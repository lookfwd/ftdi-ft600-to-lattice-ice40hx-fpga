==> flow/design.v <==
module mst_fifo_fsm (
  input  rst_n,
  input  clk,
  input  txe_n,
  input  rxf_n,
  input  [15:0] idata,
  input  [3:0]  ibe,
  input  r_oob,
  input  w_oob,  
  output  reg [15:0] odata,
  output  reg obe,
  output  reg dt_oe_n,
  output  reg be_oe_n,
  output  reg wr_n,    
  output  reg rd_n,
  output  reg oe_n,
  output  ch0_vld,
  output  [15:0] chk_data,
  input	  chk_err,  
  output wire prefena,
  output wire prefreq,
  input [16:0]  prefdout
);
  localparam IDLE	= 4'b0001;
  localparam MTRD	= 4'b0010;
  localparam MDLE	= 4'b0100;
  localparam MTWR	= 4'b1000;
  reg [3:0] nxt_state, cur_stap1, cur_stap2, cur_stap3, cur_stap4;
  wire [3:0] cur_state;  
  wire [3:0] imst_rd_n;
  wire [3:0] imst_wr_n;
  reg  [3:0] mst_rd_n_p1;
  reg  [3:0] mst_wr_n_p1;
  reg  [3:0] mst_rd_n_p2;
  reg  [3:0] mst_wr_n_p2;
  reg        mst_wr_n_p3;
  reg        mst_wr_n_p4;
  reg  [17:0] remain; 
  reg  rxf_n_p1;
  reg  txe_n_p1; 
  reg  w_oob_p1;
  reg  w_oob_p2;
  reg  r_oob_p1;
  reg  r_oob_p2;
  reg  r_oob_p3;
  reg  w_1byte;
  reg  w_1flag; 
  assign imst_rd_n = mst_rd_n_p2;
  assign imst_wr_n = mst_wr_n_p2;
  always @ (posedge clk or negedge rst_n)
  begin
    if (~rst_n)
      w_1byte <= 1'b0;
    else if (r_oob_p2 & (!r_oob_p3))
      w_1byte <= 1'b1;
    else if (w_1byte && (cur_stap1 == IDLE) && (cur_stap2 == MTWR))
      w_1byte <= 1'b0;
    else if (!r_oob_p2)
      w_1byte <= 1'b0; 
  end 
  always @ (posedge clk or negedge rst_n)
  begin
    if (~rst_n)
      w_1flag <= 1'b0;
    else if (!r_oob_p2) 
      w_1flag <= 1'b0;
    else if (w_1byte & (cur_stap2 == MTWR))
      w_1flag <= 1'b1;
  end 
  reg [3:0] ifsm_cond;
  wire r_oobe;
  assign r_oobe = r_oob_p2 | ((!wr_n) & (obe != 1'b1)); 
  always @ (posedge clk or negedge rst_n)
  begin
    if (~rst_n)
      ifsm_cond <= 4'h0;
    else
    begin
      ifsm_cond[0] <= (cur_stap1 == IDLE) & (!imst_rd_n[0]) & (!rxf_n); 
      ifsm_cond[1] <= (cur_state == MTRD) & ( imst_rd_n[0]  | (rxf_n  & (!rxf_n_p1))) ; 
      ifsm_cond[2] <= (cur_state == MDLE) & (!imst_wr_n[0]) & (!txe_n)& (!w_1flag);
      ifsm_cond[3] <= (cur_stap3 == MTWR) & ( imst_wr_n[0]  | (txe_n  & (!txe_n_p1))  | r_oobe) ; 
    end 
  end 
  always @ (posedge clk, negedge rst_n)
  begin
    if (~rst_n) begin
      cur_stap1 <= IDLE;
      cur_stap2 <= IDLE;
      cur_stap3 <= IDLE;
      cur_stap4 <= IDLE;
    end
    else begin
      cur_stap1 <= cur_state;
      cur_stap2 <= cur_stap1; 
      cur_stap3 <= cur_stap2; 
      cur_stap4 <= cur_stap3; 
    end
  end
  assign cur_state = nxt_state;
  always @ (posedge clk, negedge rst_n) 
  begin
    if (~rst_n)
      nxt_state <= IDLE;
    else if (chk_err != 1'b0)
      nxt_state <= MDLE;
    else 
      case (cur_state)
        IDLE : nxt_state <= ifsm_cond[0] ? MTRD : (((cur_stap4 == IDLE) & (cur_stap3 == IDLE)  & 
                                                 (cur_stap2 == IDLE) & (cur_stap1 == IDLE)) ? MDLE : IDLE); 
        MTRD : nxt_state <= ifsm_cond[1] ? MDLE : MTRD;
        MDLE : nxt_state <= ifsm_cond[2] ? MTWR : (((cur_stap4 == MDLE) & (cur_stap3 == MDLE)  & 
                                                 (cur_stap2 == MDLE) & (cur_stap1 == MDLE)) ? IDLE : MDLE); 
        MTWR : nxt_state <= (ifsm_cond[3] | (r_oobe & (!wr_n))) ? IDLE : MTWR; 
      endcase
  end
reg  [15:0] rdata;
reg  [3:0] rbe; 
reg  rvalid;
wire [15:0] wdata;
wire wbe; 
  always @ (posedge clk or negedge rst_n)
  begin
    if (~rst_n)
    begin 
      odata	<= 16'hFFFF;
      obe	<=  1'b1;
    end
    else if ((cur_state == MTWR) || (cur_stap1 == MTWR)) 
      begin
        odata <= r_oobe ? 16'h0036 : (remain[17] ? remain[15:0]  : wdata[15:0]);
        obe   <= r_oobe ? 1'b1          : (remain[17] ? remain[16] : wbe);
      end 
    else if ((cur_stap2 == IDLE) | (cur_stap2 == MDLE)) 
    begin 
      odata	<= 16'hFFFF;
      obe	<=  1'b1;
    end
  end
  always @ (posedge clk or negedge rst_n)
  begin
    if (~rst_n)
    begin 
      rdata     <= 'b0;
      rbe	<= 'b0; 
      rvalid    <= 'b0; 
    end
    else if (cur_stap1 == MTRD)
    begin
      rdata 	<= idata;
      rbe	<= ibe;
      rvalid 	<= (rxf_n | rd_n) ? 1'b0 : (!w_oob_p2);   
    end  
    else 
    begin 
      rdata     <= 'b0;
      rbe	<= 'b0; 
      rvalid    <= 'b0; 
    end
  end 
  always @ (posedge clk or negedge rst_n)
  begin
    if (~rst_n)
    begin 
      dt_oe_n	<= 'b1;
      be_oe_n 	<= 'b1;
      wr_n	<= 'b1;     
      rd_n	<= 'b1; 
      oe_n	<= 'b1;
    end
    else
    begin  
      if ((cur_state == IDLE) || (cur_state == MDLE)) 
      begin 
        dt_oe_n	<= 'b1;
        be_oe_n	<= 'b0;
        wr_n	<= 'b1;     
        rd_n	<= 'b1; 
        oe_n	<= 'b1;
      end
      else if (cur_state == MTRD)
        begin
          dt_oe_n 	<= 'b0;
          be_oe_n 	<= 'b1;
          wr_n		<= 'b1;     
          rd_n		<= (rxf_n | oe_n) ? 1'b1 : 1'b0; 
          oe_n		<=  rxf_n         ? 1'b1 : 1'b0; 
        end
      else if (cur_state == MTWR) 
        begin
      	  dt_oe_n	<= 1'b0; 
      	  be_oe_n 	<= 1'b0;
          if ((cur_stap3 == MTWR) && (cur_stap4 == MDLE)) 
            wr_n        <= 1'b0; 
          else if (r_oobe | txe_n)
	    wr_n 	<= 1'b1;
      	  rd_n		<= 'b1; 
      	  oe_n		<= 'b1;
        end 
    end 
  end
  wire readburst;
  reg  readburst_p1; 
  assign readburst = (!txe_n) && (!r_oobe) && (cur_stap3 == MTWR) 
                          && (!remain[17]) && (!mst_wr_n_p4) && prefena;  
  always @ (posedge clk or negedge rst_n)
  begin
    if (~rst_n)
      remain <= 18'd0;
    else if ((cur_stap3 == MTWR) && (cur_stap4 == MDLE))
      remain <= 18'd0;
    else if (((!wr_n) & txe_n & readburst_p1))
      remain <= {1'b1,obe,odata};
  end
  always @ (posedge clk or negedge rst_n)
  begin 
    if (~rst_n) 
    begin 
      readburst_p1<= 1'b0;
      rxf_n_p1	  <= 1'b1;
      txe_n_p1	  <= 1'b1;
      w_oob_p1    <= 1'b0;
      w_oob_p2    <= 1'b0;
      r_oob_p1    <= 1'b0;
      r_oob_p2    <= 1'b0;
      r_oob_p3    <= 1'b0;
      mst_rd_n_p1 <= 4'hF;
      mst_wr_n_p1 <= 4'hF;;
      mst_rd_n_p2 <= 4'hF;
      mst_wr_n_p2 <= 4'hF;;
      mst_wr_n_p3 <= 1'b1;;
      mst_wr_n_p4 <= 1'b1;;
    end 
    else
    begin 
      readburst_p1<= readburst;
      rxf_n_p1    <= rxf_n; 
      txe_n_p1    <= txe_n; 
      w_oob_p1    <= w_oob;		
      w_oob_p2    <= w_oob_p1;
      r_oob_p1    <= r_oob;		
      r_oob_p2    <= r_oob_p1;
      r_oob_p3    <= r_oob_p2;
      mst_rd_n_p1 <= 4'h0;
      mst_wr_n_p1 <= 4'h0;
      mst_rd_n_p2 <= mst_rd_n_p1;
      mst_wr_n_p2 <= mst_wr_n_p1;
      mst_wr_n_p3 <= mst_wr_n_p2[0];
      mst_wr_n_p4 <= mst_wr_n_p3;
    end 
  end
assign ch0_vld = rvalid;
assign chk_data= rdata;
assign prefena = (cur_state == MTWR);
assign prefreq = readburst;
assign wdata   = prefdout[15:0];
assign wbe     = prefdout[16];
endmodule 
# Reports on mst_fifo_fsm
# What the tools print for mst_fifo_fsm, step after step.
# Line numbers count from 1 in the design file above.
# Library cell names are shortened.
# A cell with n/a has no value.
# setup
top,mst_fifo_fsm
clk_port,clk
cell_library,sky130hd
pvt_corner,tt_025C_1v80

# Word level
# Source: Yosys, flattened and elaborated, memories not mapped. Widths are those after wreduce. Registers that Yosys merges into a memory's read port (data or address) are not register bits. Print and check cells do not count. Equal cells are merged and count once.
# word_totals
ff_bits,95
latchBits,0
ramBits,0
mem_bits_ro,0
clocked_rd_ports_x_width,0
mem_count,0
in_bits,44
# op_classes
addsub,0
multipliers,0
div,0
cmp,0
equal,18
n_shift,0
n_mux,43
bitwise,31
reduce_and_logical,28
# ops
cell,count
16-bit 2-to-1 mux,5
18-bit 2-to-1 mux,2
1-bit 2-to-1 mux,28
1-bit AND,21
4-bit by 1-bit == test with 1-bit output with constant B,5
4-bit by 3-bit == test with 1-bit output with constant B,5
4-bit == test with constant B,4
4-bit parallel mux with 4-bit select,1
1-bit logical NOT,12
4-bit 2-to-1 mux,3
3-bit 2-to-1 mux,4
1-bit bitwise OR,9
1-bit logical AND,8
4-bit by 2-bit == test with 1-bit output with constant B,2
5-bit nonzero test,1
2-bit nonzero test,2
4-bit nonzero test,1
3-bit by 1-bit inequality test with 1-bit output with constant B,1
3-bit nonzero test,1
1-bit logical OR,2
2-bit by 1-bit inequality test with 1-bit output with constant B,1
2-bit AND reduction,1
1-bit NOT,1

# Logic depth
# Depth = most cells in a row (Yosys ltp): at word level without a register or memory, in the mapped netlist without a sequential cell, where the memories' decode and read muxes count.
# depth
depth_word,9
ABC_AREA,0
ltp_mapped,8

# Mapped cells and area
# The flow's flattened synthesis, as Yosys stat reports it; memories are mapped. The netlist is that of the ABC_AREA named above (0 if unset); the other value can give another one.
# Totals and module areas in this step are rounded.
# mapped
cell_count,275
yosys_area_um2,3715
seq_area_um2,2419
ff_cells,95
buf_cells,13
# types
type,count,area_total_um2
dfrtp_1,62,1.55E+03
dfstp_2,33,867.082
mux2i_1,17,170.163
a22o_1,17,148.893
o22a_1,13,113.859
and2_1,17,106.352
nor2_1,23,86.333
a2bb2oi_1,6,52.55
nor4b_2,3,45.043
nor4b_1,5,43.792
buf_2,7,35.034
a21oi_1,6,30.029
buf_4,4,30.029
o21ai_0,6,30.029
nor4b_4,1,23.773
nor4bb_1,2,20.019
o32a_1,2,20.019
inv_1,5,18.768
# Not listed: further types 31, cells in them 46.

# Timing after synthesis
# Source: OpenSTA report_checks on the synthesized netlist (no wires, ideal clock, input and output delay 20% of the period each), path of least setup slack; recovery checks are left aside. Register names are those of the netlist, which keeps one name where synthesis merged equal registers.
# synth_timing
path_type,reg2out
from,register nxt_state[0]
to,output port prefreq
clock_period_ns,2.23
arrival_ns,1.288
required_ns,1.784
setup_slack_ns,0.496
delay_ns,1.288
stages,7
path_buffers,1
synth_period_reached_ns,1.734
# "delay_ns" is the arrival time less input delay plus setup time.
# At an output port there is no setup time.
# "stages": output pins that drive a net of the path, with the launching flip-flop's if there is one; two outputs of one cell count as two.
# "synth_period_reached_ns" = period - worst setup slack (recovery checks aside). The figure is calculated, with input and output delays left at 20% of the set period.
# Between the ends stands the longest chain of elaborated cells between them, by number of cells; it is not shown to be the way that was timed. Of several equally long chains one is given.
# A line is the first line of the expression or statement that the cell stems from. Yosys adds cells for indexed reads and writes and turns some case tables into memories.
# A register here has more assigning lines than the two given.
# synth_between
path_cell_list,dfstp_2 > buf_4 > nor2_2 > nand3b_1 > inv_2 > nand3_1 > nor3_1
elab_chain_cells,2
cone_cells,2
# synth_lines
item,line,source
start: declaration,28,"reg [3:0] nxt_state, cur_stap1, cur_stap2, cur_stap3, cur_stap4;"
start: assignment,109,IDLE : nxt_state <= ifsm_cond[0] ? MTRD : (((cur_stap4 == IDLE) & (cur_stap3 == IDLE)  &
start: assignment,111,MTRD : nxt_state <= ifsm_cond[1] ? MDLE : MTRD;
4-bit == test,254,assign prefena = (cur_state == MTWR);
1-bit logical AND,204,assign readburst = (!txe_n) && (!r_oobe) && (cur_stap3 == MTWR)
end: declaration,21,"output wire prefreq,"
# Some nets on the timed path still bear RTL names; the line given drives or declares the net.
# synth_nets
signal,line
prefena,254

# Timing after layout
# Path of least setup slack in the final report of entry A (OpenROAD, finished layout, wires in). Where an end is a register, its clock arrival counts in the times.
# layout_timing
path_type,reg2out
from,register nxt_state[0]
to,output port prefreq
clock_period_ns,1.22
arrival_ns,1.63
required_ns,0.98
setup_slack_ns,-0.65
stages,8
path_buffers,2
# Between the ends stands the longest chain of elaborated cells between them, by number of cells; it is not shown to be the way that was timed. Of several equally long chains one is given.
# A register here has more assigning lines than the two given.
# layout_between
path_cell_list,dfstp_2 > buf_6 > nor2_4 > nand3b_1 > inv_2 > nand3_2 > nor3_4 > buf_2
elab_chain_cells,2
cone_cells,2
# layout_lines
item,line,source
start: declaration,28,"reg [3:0] nxt_state, cur_stap1, cur_stap2, cur_stap3, cur_stap4;"
start: assignment,109,IDLE : nxt_state <= ifsm_cond[0] ? MTRD : (((cur_stap4 == IDLE) & (cur_stap3 == IDLE)  &
start: assignment,111,MTRD : nxt_state <= ifsm_cond[1] ? MDLE : MTRD;
4-bit == test,254,assign prefena = (cur_state == MTWR);
1-bit logical AND,204,assign readburst = (!txe_n) && (!r_oobe) && (cur_stap3 == MTWR)
end: declaration,21,"output wire prefreq,"

# Measured data: module mst_fifo_fsm, platform sky130hd, 2 stored runs of the flow under differing settings, order arbitrary. Input and output delays are each 20% of the period that was set; the output load is 0.01 pF.
# "achieved_period_ns" means the clock period less the worst setup slack. The figure is calculated, with input and output delays left at 20% of the set period.
# By "worst_path_ns" is meant the share of the clock period that the worst setup path is allowed (20% is reserved at inputs, 20% at outputs), minus its slack. Clock arrival times at its registers enter into it.
# "totalPower_w": no workload was simulated; the value follows from the tool's default switching activity.
# The measured numbers are rounded.
# Among the settings, -- means not set for that run.
run,period_ns,CORE_UTILIZATION,SETUP_SLACK_MARGIN,PLACE_DENSITY_LB_ADDON,CORE_ASPECT_RATIO,CELL_PAD_IN_SITES_GLOBAL_PLACEMENT,TNS_END_PERCENT,GPL_TIMING_DRIVEN,CAP_MARGIN,MIN_ROUTING_LAYER,MAX_ROUTING_LAYER,CORE_MARGIN,SLEW_MARGIN,CTS_CLUSTER_SIZE,design_die_area_um2,timing.setup.tns_ns,synth_area_um2,fin_util_frac,finish.stdcell_area_um2,setup_ws_ns,worst_path_ns,critical_path_type,achieved_period_ns,totalPower_w
entry A,1.22,32,-0.06,0.02,0.59,3,90,0,5,met1,met4,2,20,--,12520,-23.91,3715,0.522,5954,-0.649,1.63,reg2out,1.869,0.009396
entry B,2.74,37,0.12,0.24,1.58,2,40,--,20,met1,--,7,5,59,13120,0.000,3715,0.515,4990,0.333,1.86,reg2out,2.407,0.003591
