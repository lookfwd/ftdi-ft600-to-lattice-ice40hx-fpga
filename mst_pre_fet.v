==> flow/design.v <==
module mst_pre_fet 
    (
     clk,
     rst_n,
     prefena,        
     prefreq,        
     prefdout,       
     gen0req,         
     gen0dat,         
     );
parameter ADDRBIT = 2;
parameter LENGTH  = 4;
parameter WIDTH   = 17;
input clk;
input rst_n;
input prefena;      
input prefreq;      
output[WIDTH -1:0]  prefdout;      
output gen0req;
input[WIDTH-5:0]  gen0dat; 
reg     [WIDTH-1:0]     pref_dat0 [LENGTH-1:0];
reg     [ADDRBIT:0]     pref_len0;
reg     [ADDRBIT-1:0]   wrcnt0;
wire    prefnempt; 
assign  prefnempt    =   (pref_len0!={1'b0,{ADDRBIT{1'b0}}});
wire    preffull;
assign  preffull    =   (pref_len0[ADDRBIT]);
wire    prefwr; 
wire    write;
assign  write       =   (prefwr & !preffull);
wire    read;
assign  read        =   (prefreq & prefnempt);
wire    [ADDRBIT-1:0]   rdcnt0;
assign  rdcnt0       =   wrcnt0 - pref_len0[ADDRBIT-1:0];
integer     i;
reg [WIDTH-1:0] prefdat0 [LENGTH-1:0];
reg [WIDTH-1:0] prefdin; 
always @(posedge clk or negedge rst_n)
begin
  if(!rst_n) 
    for(i=0; i<LENGTH; i=i+1)
    begin 
      prefdat0[i]      <= {WIDTH{1'b0}};
    end 
  else if(write)
    prefdat0[wrcnt0] <= prefdin;
end
always @(posedge clk or negedge rst_n)
begin
  if(!rst_n) 
  begin
    wrcnt0 <= {ADDRBIT{1'b0}};
  end 
  else if(write)
    wrcnt0 <= wrcnt0 + 1'b1;
end  
always @(posedge clk or negedge rst_n)
begin
  if(!rst_n) pref_len0  <= {1'b0,{ADDRBIT{1'b0}}};
  else
    case({read,write})
      2'b01:   pref_len0 <= pref_len0 + 1'b1;
      2'b10:   pref_len0 <= pref_len0 - 1'b1;
      default: pref_len0 <= pref_len0;
    endcase
end
wire [WIDTH-1:0] prefdout;  
assign prefdout = prefdat0[rdcnt0]; 
wire prenotful; 
assign prenotful = (pref_len0 < 3);
wire datareq;
assign datareq = prefena && prenotful ;
reg datareq_p1;
always @(posedge clk or negedge rst_n)
begin
  if(!rst_n) 
    datareq_p1 <= 1'b0;
  else
    datareq_p1 <= datareq; 
end
assign prefwr = datareq_p1;
always @(*)  
begin 
    prefdin = {1'b1,gen0dat};
end 
wire gen0req;
assign gen0req = datareq; 
endmodule 
### From RTL to reports: mst_pre_fet

What the tools print for mst_pre_fet, step after step.
Line numbers count from 1 in the design file above.
Cell names lack the library's common part.
A cell with - has no value.

| design | value |
|---|---|
| top | mst_pre_fet |
| clock port | clk |
| cell library | sky130hd |
| timing corner | tt_025C_1v80 |

### Word-level counts

Counts by Yosys on the flattened word-level netlist (proc, flatten, opt, wreduce). Print and check cells are left out. Cells with the same type and inputs are merged into one.

| storage and ports | value |
|---|---|
| register bits | 62 |
| bits in latches | 0 |
| bits in writable memories | 0 |
| memory bits (read-only) | 0 |
| clocked read ports x word width | 0 |
| memories | 0 |
| input bits | 17 |
| output and inout bits | 18 |
| word-level cells | 34 |

| operators by class | value |
|---|---|
| add/subtract/negate cells | 4 |
| multipliers | 0 |
| div/mod/pow operators | 0 |
| magnitude comparators | 1 |
| equality and inequality tests | 8 |
| shift operators | 0 |
| muxes and demuxes | 2 |
| bitwise logic cells | 2 |
| reductions and logical operators | 10 |

Operator list:

| cell | number |
|---|---|
| 17-bit case mux with 4-bit select | 1 |
| 2-bit == test (second input constant) | 5 |
| 2-bit AND reduction | 4 |
| 2-bit by 1-bit == test with 1-bit output (second input constant) | 3 |
| 3-bit case mux with 2-bit select | 1 |
| 2-bit logical NOT | 2 |
| 3-bit by 1-bit adder with 3-bit output (second input constant) | 1 |
| 3-bit by 1-bit subtractor with 3-bit output (second input constant) | 1 |
| 3-bit by 2-bit < comparator with 1-bit output (second input constant) | 1 |
| 3-bit nonzero test | 1 |
| 1-bit bitwise AND | 2 |
| 2-bit by 1-bit adder with 2-bit output (second input constant) | 1 |
| 2-bit subtractor | 1 |
| 2-bit nonzero test | 1 |
| 1-bit logical AND | 1 |
| 1-bit logical NOT | 1 |

### Depth

Yosys ltp: most cells in a row. Word level: on the elaborated netlist, between registers, memories and ports. Mapped: between sequential cells and ports; inverters and the memories' decode and read muxes count.

| depth | value |
|---|---|
| depth after elaboration | 4 |
| ABC_AREA | 0 |
| gate-level depth with buffers | 9 |

### After synthesis

Yosys stat after the flow's synthesis: flattened, memories mapped to cells. It holds for the ABC_AREA given above (unset counts as 0); a run with the other value may have another netlist.

Cells by type:

| type | number | area in all (um^2) |
|---|---|---|
| dfrtp_1 | 62 | 1.55E+03 |
| mux2_4 | 36 | 540.518 |
| mux4_1 | 14 | 367.853 |
| mux2_2 | 16 | 180.173 |
| ha_1 | 6 | 75.072 |
| buf_6 | 6 | 67.565 |
| nand2_4 | 4 | 45.043 |
| xnor2_2 | 2 | 32.531 |
| buf_4 | 4 | 30.029 |
| inv_1 | 7 | 26.275 |
| nand2b_1 | 4 | 25.024 |
| fa_1 | 1 | 20.019 |
| xnor2_1 | 2 | 17.517 |
| xor2_1 | 2 | 17.517 |
| o21ai_0 | 2 | 10.01 |
| nor2b_2 | 1 | 8.758 |
| o31a_1 | 1 | 8.758 |
| a211oi_1 | 1 | 7.507 |

Other cell types: 4; their cells: 5.

| mapped netlist | value |
|---|---|
| cells in the netlist | 176 |
| synthesis area | 3051.7 um^2 |
| flip-flop cells | 62 |
| buffers | 11 |

### Path before layout

Source: OpenSTA report_checks on the synthesized netlist (no wires, ideal clock, input and output delay 20% of the period each), path of least setup slack; recovery checks are left aside. Register names are those of the netlist, which keeps one name where synthesis merged equal registers.

| path post-synthesis | value |
|---|---|
| kind | register to output |
| start | register wrcnt0[0] |
| end | output port prefdout[0] |
| clock period | 2.4 ns |
| external output delay | 0.480 ns |
| arrival time | 1.647 ns |
| path slack | 0.273 ns |
| path delay | 1.647 ns |
| stages | 6 |
| period reached after synthesis | 2.127 ns |

"path delay" is the arrival time less input delay plus setup time.
At an output port there is no setup time.
"stages" counts driving pins, that of a launching flip-flop among them; a cell with two outputs on the path counts twice.
"period reached after synthesis" = period - worst setup slack (recovery checks aside). The figure is calculated, with input and output delays left at 20% of the set period.
Between the ends stands the longest chain of elaborated cells between them, by number of cells; it is not shown to be the way that was timed. Of several equally long chains one is given.
A line is the first line of the expression or statement that the cell stems from. Yosys adds cells for indexed reads and writes and turns some case tables into memories.

| on the way, post-synthesis | value |
|---|---|
| cells stage by stage | dfrtp_1 > inv_1 > ha_1 > buf_2 > buf_4 > mux4_1 |
| length of the longest elaborated chain | 3 |
| elaborated cells on any way between the ends | 6 |
| classes of those cells | add/sub (1); eq/ne (3); mux (1); reduce/logical (1) |

Ends and longest elaborated chain, post-synthesis:

| what | RTL line | RTL |
|---|---|---|
| start, declared | 23 | `reg     [ADDRBIT-1:0]   wrcnt0;` |
| start, assigned | 52 | `wrcnt0 <= {ADDRBIT{1'b0}};` |
| start, assigned | 55 | `wrcnt0 <= wrcnt0 + 1'b1;` |
| 2-bit subtractor | 34 | `assign  rdcnt0       =   wrcnt0 - pref_len0[ADDRBIT-1:0];` |
| 2-bit == test | 68 | `assign prefdout = prefdat0[rdcnt0];` |
| 17-bit case mux with 4-bit select | 68 |  |
| end, declared | 18 | `output[WIDTH -1:0]  prefdout;` |

### Path in the finished layout

Path of least setup slack in the final report of run 1 (OpenROAD, finished layout, wires in). Where an end is a register, its clock arrival counts in the times.

| path after layout | value |
|---|---|
| kind | register to output |
| start | register pref_len0[0] |
| end | output port prefdout[12] |
| clock period | 2.34 ns |
| external output delay | 0.47 ns |
| arrival time | 1.92 ns |
| path slack | -0.05 ns |
| stages | 6 |

Between the ends stands the longest chain of elaborated cells between them, by number of cells; it is not shown to be the way that was timed. Of several equally long chains one is given.
At most two assigning lines are given for a register; there are more.

| on the way, after layout | value |
|---|---|
| cells stage by stage | dfrtp_1 > ha_4 > buf_12 > buf_6 > mux4_2 > buf_6 |
| length of the longest elaborated chain | 3 |
| elaborated cells on any way between the ends | 6 |
| classes of those cells | add/sub (1); eq/ne (3); mux (1); reduce/logical (1) |

Ends and longest elaborated chain, after layout:

| what | RTL line | RTL |
|---|---|---|
| start, declared | 22 | `reg     [ADDRBIT:0]     pref_len0;` |
| start, assigned | 59 | `if(!rst_n) pref_len0  <= {1'b0,{ADDRBIT{1'b0}}};` |
| start, assigned | 62 | `2'b01:   pref_len0 <= pref_len0 + 1'b1;` |
| 2-bit subtractor | 34 | `assign  rdcnt0       =   wrcnt0 - pref_len0[ADDRBIT-1:0];` |
| 2-bit == test | 68 | `assign prefdout = prefdat0[rdcnt0];` |
| 17-bit case mux with 4-bit select | 68 |  |
| end, declared | 18 | `output[WIDTH -1:0]  prefdout;` |

--- measured runs ---
Stored flow runs of mst_pre_fet (2 of them; Yosys, OpenROAD, sky130hd). They differ in their settings and are not a sequence. Constraints: input delay and output delay 20% of the set period each, output load 0.01 pF.
"reached clock period" = clock period - worst setup slack. The figure is calculated, with input and output delays left at 20% of the set period.
"worst path time" = time allowed to the worst setup path (clock period - input delay - output delay, where it has them) - its slack; a late launch clock adds to it, a late capture clock takes from it.
By "total power of the final layout" is meant OpenSTA's value without simulated activity: inputs other than the clock are taken to toggle once in ten clock periods, and the tool carries that through the logic.

#### Run 1

| setting | value |
|---|---|
| period_ns | `2.34` |
| CORE_UTILIZATION | `41` |
| CAP_MARGIN | `20` |
| CORE_MARGIN | `2` |
| SLEW_MARGIN | `20` |

| result | value |
|---|---|
| synthesized cell area | 3051.7 um^2 |
| die area | 8149.6 um^2 |
| standard-cell area after layout | 3727.3 um^2 |
| post-route utilization | 0.517 |
| lowest setup slack | -0.051 ns |
| sum of negative setup slack | -0.348 ns |
| total power of the final layout | 0.006649 W |
| reached clock period | 2.391 ns |
| worst path time | 1.92 ns |
| critical path type | register to output |

#### Run 2

| setting | value |
|---|---|
| period_ns | `2.44` |
| CORE_UTILIZATION | `64` |
| PLACE_DENSITY_LB_ADDON | `0.16` |
| CELL_PAD_IN_SITES_GLOBAL_PLACEMENT | `1` |
| TNS_END_PERCENT | `45` |
| GPL_TIMING_DRIVEN | `1` |
| CTS_CLUSTER_DIAMETER | `133` |
| SLEW_MARGIN | `25` |
| CAP_MARGIN | `20` |
| CORE_MARGIN | `2` |

| result | value |
|---|---|
| synthesized cell area | 3051.7 um^2 |
| die area | 5336.3 um^2 |
| standard-cell area after layout | 3656.0 um^2 |
| post-route utilization | 0.784 |
| lowest setup slack | -0.031 ns |
| sum of negative setup slack | -0.078 ns |
| total power of the final layout | 0.006231 W |
| reached clock period | 2.471 ns |
| worst path time | 1.98 ns |
| critical path type | register to output |
--- end ---
