==> flow/design.v <==
module mst_data_chk (
  input  rst_n, 
  input  clk,
  input  erdis, 
  input  ch0_vld,
  input  [15:0] rdata,
  output wire seq_err 
);
  reg [15:0] cmp0_dat;
  reg cmp0_err;
  assign seq_err = cmp0_err & !erdis;
  always @ (posedge clk or negedge rst_n)
  begin
    if (!rst_n)
      begin 
        cmp0_dat <= 16'h0000;
        cmp0_err <= 1'b0;
      end 
    else if (ch0_vld & (!cmp0_err) & (!erdis))
      if (rdata == cmp0_dat)
        begin  
          cmp0_dat <= (&cmp0_dat) ? 16'h0000 : (cmp0_dat + 1'b1);
          cmp0_err <= 1'b0;
        end 
      else
        begin 
          cmp0_dat <= cmp0_dat;
          cmp0_err <= 1'b1;
        end 
  end
endmodule 
==> From RTL to reports: mst_data_chk <==
The steps from the RTL of mst_data_chk to its reports follow in flow order.
Line numbers count from 1 in the design file above.
{ "design": {"top": "mst_data_chk", "clock_port": "clk", "lib": "sky130hd", "lib_corner": "tt_025C_1v80"} }

==> After elaboration <==
Yosys after proc, flatten, opt, wreduce and memory -nomap, before mapping. Enables and synchronous resets that opt folds into registers are not counted as muxes. Memory bits, and registers merged into a memory's read port (data or address), are not among the register bits. Print and check cells are not counted. Equal cells are merged and count once.
{ "word_totals": {"reg_bits": 17, "input_bits": 20} }
{ "classes": {"addsub": 1, "eq_ne": 1, "reduce_logical": 4, "bitwise": 3, "mux": 2} }
{ "ops": {"columns": ["op", "count"], "rows": [
  ["16-bit by 1-bit adder with 16-bit output with constant B", 1],
  ["16-bit equality test", 1],
  ["16-bit AND reduction", 1],
  ["16-bit two-way mux", 1],
  ["1-bit AND", 3],
  ["1-bit logical NOT", 2],
  ["2-bit AND reduction", 1],
  ["1-bit two-way mux", 1]
]} }

==> Longest topological paths <==
Depth = most cells in a row (Yosys ltp): at word level without a register or memory, in the mapped netlist without a sequential cell, where the memories' decode and read muxes count.
{ "logic_depth": {"word_depth": 4, "abc_area": 0, "depth_mapped": 7} }

==> After synthesis <==
The flow's flattened synthesis, as Yosys stat reports it; memories are mapped. The netlist is that of the ABC_AREA named above (0 if unset); the other value can give another one.
{ "synth_totals": {"stdcells": 119, "ffs": 17, "mapped_area_um2": 1137.3, "buf_cells": 5} }
{ "types": {"columns": ["cell", "count"], "rows": [
  ["sky130_fd_sc_hd__dfrtp_1", 17],
  ["sky130_fd_sc_hd__xor2_1", 22],
  ["sky130_fd_sc_hd__o31ai_1", 9],
  ["sky130_fd_sc_hd__nor4_2", 4],
  ["sky130_fd_sc_hd__nand3_1", 8],
  ["sky130_fd_sc_hd__nand2_1", 9],
  ["sky130_fd_sc_hd__o41ai_1", 3],
  ["sky130_fd_sc_hd__nor4_1", 3],
  ["sky130_fd_sc_hd__a32oi_1", 2],
  ["sky130_fd_sc_hd__a21oi_1", 3],
  ["sky130_fd_sc_hd__nor2_1", 4],
  ["sky130_fd_sc_hd__nor3_1", 3],
  ["sky130_fd_sc_hd__o21ai_1", 3],
  ["sky130_fd_sc_hd__and3_1", 2],
  ["sky130_fd_sc_hd__ha_1", 1],
  ["sky130_fd_sc_hd__nand2b_1", 2],
  ["sky130_fd_sc_hd__nand4_1", 2],
  ["sky130_fd_sc_hd__nand4_2", 1]
]} }
Other cell types: 16; their cells: 21.

==> Timing after synthesis <==
Source: OpenSTA report_checks on the synthesized netlist (no wires, ideal clock, input and output delay 20% of the period each), path of least setup slack; recovery checks are left aside. Register names are those of the netlist, which keeps one name where synthesis merged equal registers.
{ "synth_timing": {"path_type": "in2reg", "startpoint": "input port rdata[5]", "endpoint": "register cmp0_dat[0]", "path_slack_ns": 1.810, "n_path_buf": 1, "path_stages": 6, "arrival_ns": 2.073, "setup_time_ns": 0.128, "in_delay_ns": 0.802, "required_ns": 3.882, "delay_ns": 1.399, "tclk_ns": 4.01, "synth_period_reached_ns": 2.2} }
"delay_ns" is the arrival time less input delay plus setup time.
"path_stages": output pins that drive a net of the path, with the launching flip-flop's if there is one; two outputs of one cell count as two.
"synth_period_reached_ns" = period - worst setup slack (recovery checks aside). The figure is calculated, with input and output delays left at 20% of the set period.
Between the ends stands the longest chain of elaborated cells between them, by number of cells; it is not shown to be the way that was timed. Of several equally long chains one is given.
A line is the first line of the expression or statement that the cell stems from. Yosys adds cells for indexed reads and writes and turns some case tables into memories.
At most two assigning lines are given for a register; there are more.
{ "synth_between": {"path_cell_list": "sky130_fd_sc_hd__xor2_1 > sky130_fd_sc_hd__nor4_1 > sky130_fd_sc_hd__nand4_2 > sky130_fd_sc_hd__nand2b_1 > sky130_fd_sc_hd__buf_6 > sky130_fd_sc_hd__mux2_1", "elab_chain_len": 2} }
{ "synth_rtl": {"columns": ["element", "line_no", "text"], "rows": [
  ["start: declaration", 6, "input  [15:0] rdata,"],
  ["16-bit equality test", 20, "if (rdata == cmp0_dat)"],
  ["2-bit AND reduction", null, null],
  ["end: assignment", 22, "cmp0_dat <= (&cmp0_dat) ? 16'h0000 : (cmp0_dat + 1'b1);"],
  ["end: assignment", 27, "cmp0_dat <= cmp0_dat;"],
  ["end: declaration", 9, "reg [15:0] cmp0_dat;"]
]} }

==> Worst path after layout <==
Path of least setup slack in the final report of record 1 (OpenROAD, finished layout, wires in). Where an end is a register, its clock arrival counts in the times.
{ "layout_timing": {"path_type": "in2reg", "startpoint": "input port rdata[15]", "endpoint": "register cmp0_dat[11]", "setup_time_ns": 0.11, "path_stages": 6, "tclk_ns": 2.15, "path_slack_ns": 0.08, "in_delay_ns": 0.43, "required_ns": 2.33, "arrival_ns": 2.25, "n_path_buf": 1} }
Between the ends stands the longest chain of elaborated cells between them, by number of cells; it is not shown to be the way that was timed. Of several equally long chains one is given.
At most two assigning lines are given for a register; there are more.
{ "layout_between": {"path_cell_list": "sky130_fd_sc_hd__clkdlybuf4s50_1 > sky130_fd_sc_hd__xor2_1 > sky130_fd_sc_hd__nor4_2 > sky130_fd_sc_hd__nand4_2 > sky130_fd_sc_hd__nand2b_1 > sky130_fd_sc_hd__o41ai_1", "elab_chain_len": 2} }
{ "layout_rtl": {"columns": ["element", "line_no", "text"], "rows": [
  ["start: declaration", 6, "input  [15:0] rdata,"],
  ["16-bit equality test", 20, "if (rdata == cmp0_dat)"],
  ["2-bit AND reduction", null, null],
  ["end: assignment", 22, "cmp0_dat <= (&cmp0_dat) ? 16'h0000 : (cmp0_dat + 1'b1);"],
  ["end: assignment", 27, "cmp0_dat <= cmp0_dat;"],
  ["end: declaration", 9, "reg [15:0] cmp0_dat;"]
]} }

Wiki page: mst_data_chk / flow data

Record of 2 stored runs of the RTL-to-layout flow on mst_data_chk, platform sky130hd. The runs are unordered. Constraints: input delay and output delay 20% of the set period each, output load 0.01 pF.
"period_less_ws_ns" is the run's clock period less its worst setup slack. It is reckoned from that one timing run; input and output delays stay at 20% of the period that was set.
"worst_setup_path_time_ns": the worst setup path's part of the clock period (all of it between registers, 20% less for each end at a port) less its slack. A launch clock that arrives late makes it longer, a capture clock that arrives late makes it shorter.
"design_power_mw": no workload was simulated; the value follows from the tool's default switching activity.
[
  {
    "run": "record 1",
    "settings": { "period_ns": 2.15, "SETUP_SLACK_MARGIN": -0.2, "CAP_MARGIN": 20, "CORE_MARGIN": 2, "CORE_UTILIZATION": 40, "SLEW_MARGIN": 20 },
    "results": { "post_synth_area_um2": 1137.3, "die_um2": 3286.2, "cell_area_final_um2": 1456.4, "util_pct": 53.3, "timing.setup.ws_ns": 0.078, "timing.setup.tns_ns": 0.000, "design_power_mw": 0.5595, "period_less_ws_ns": 2.072, "worst_setup_path_time_ns": 1.64, "path_kind": "in2reg" }
  },
  {
    "run": "record 2",
    "settings": { "period_ns": 1.74, "CORE_UTILIZATION": 70, "SETUP_SLACK_MARGIN": 0.14, "PLACE_DENSITY_LB_ADDON": 0.16, "CORE_ASPECT_RATIO": 0.72, "CELL_PAD_IN_SITES_GLOBAL_PLACEMENT": 1, "GPL_ROUTABILITY_DRIVEN": 0, "CTS_CLUSTER_SIZE": 63, "CTS_CLUSTER_DIAMETER": 130, "MAX_ROUTING_LAYER": "met5", "CAP_MARGIN": 20, "CORE_MARGIN": 2, "SLEW_MARGIN": 20 },
    "outcome": "no final report: placement broke off with FLW-0024"
  }
]
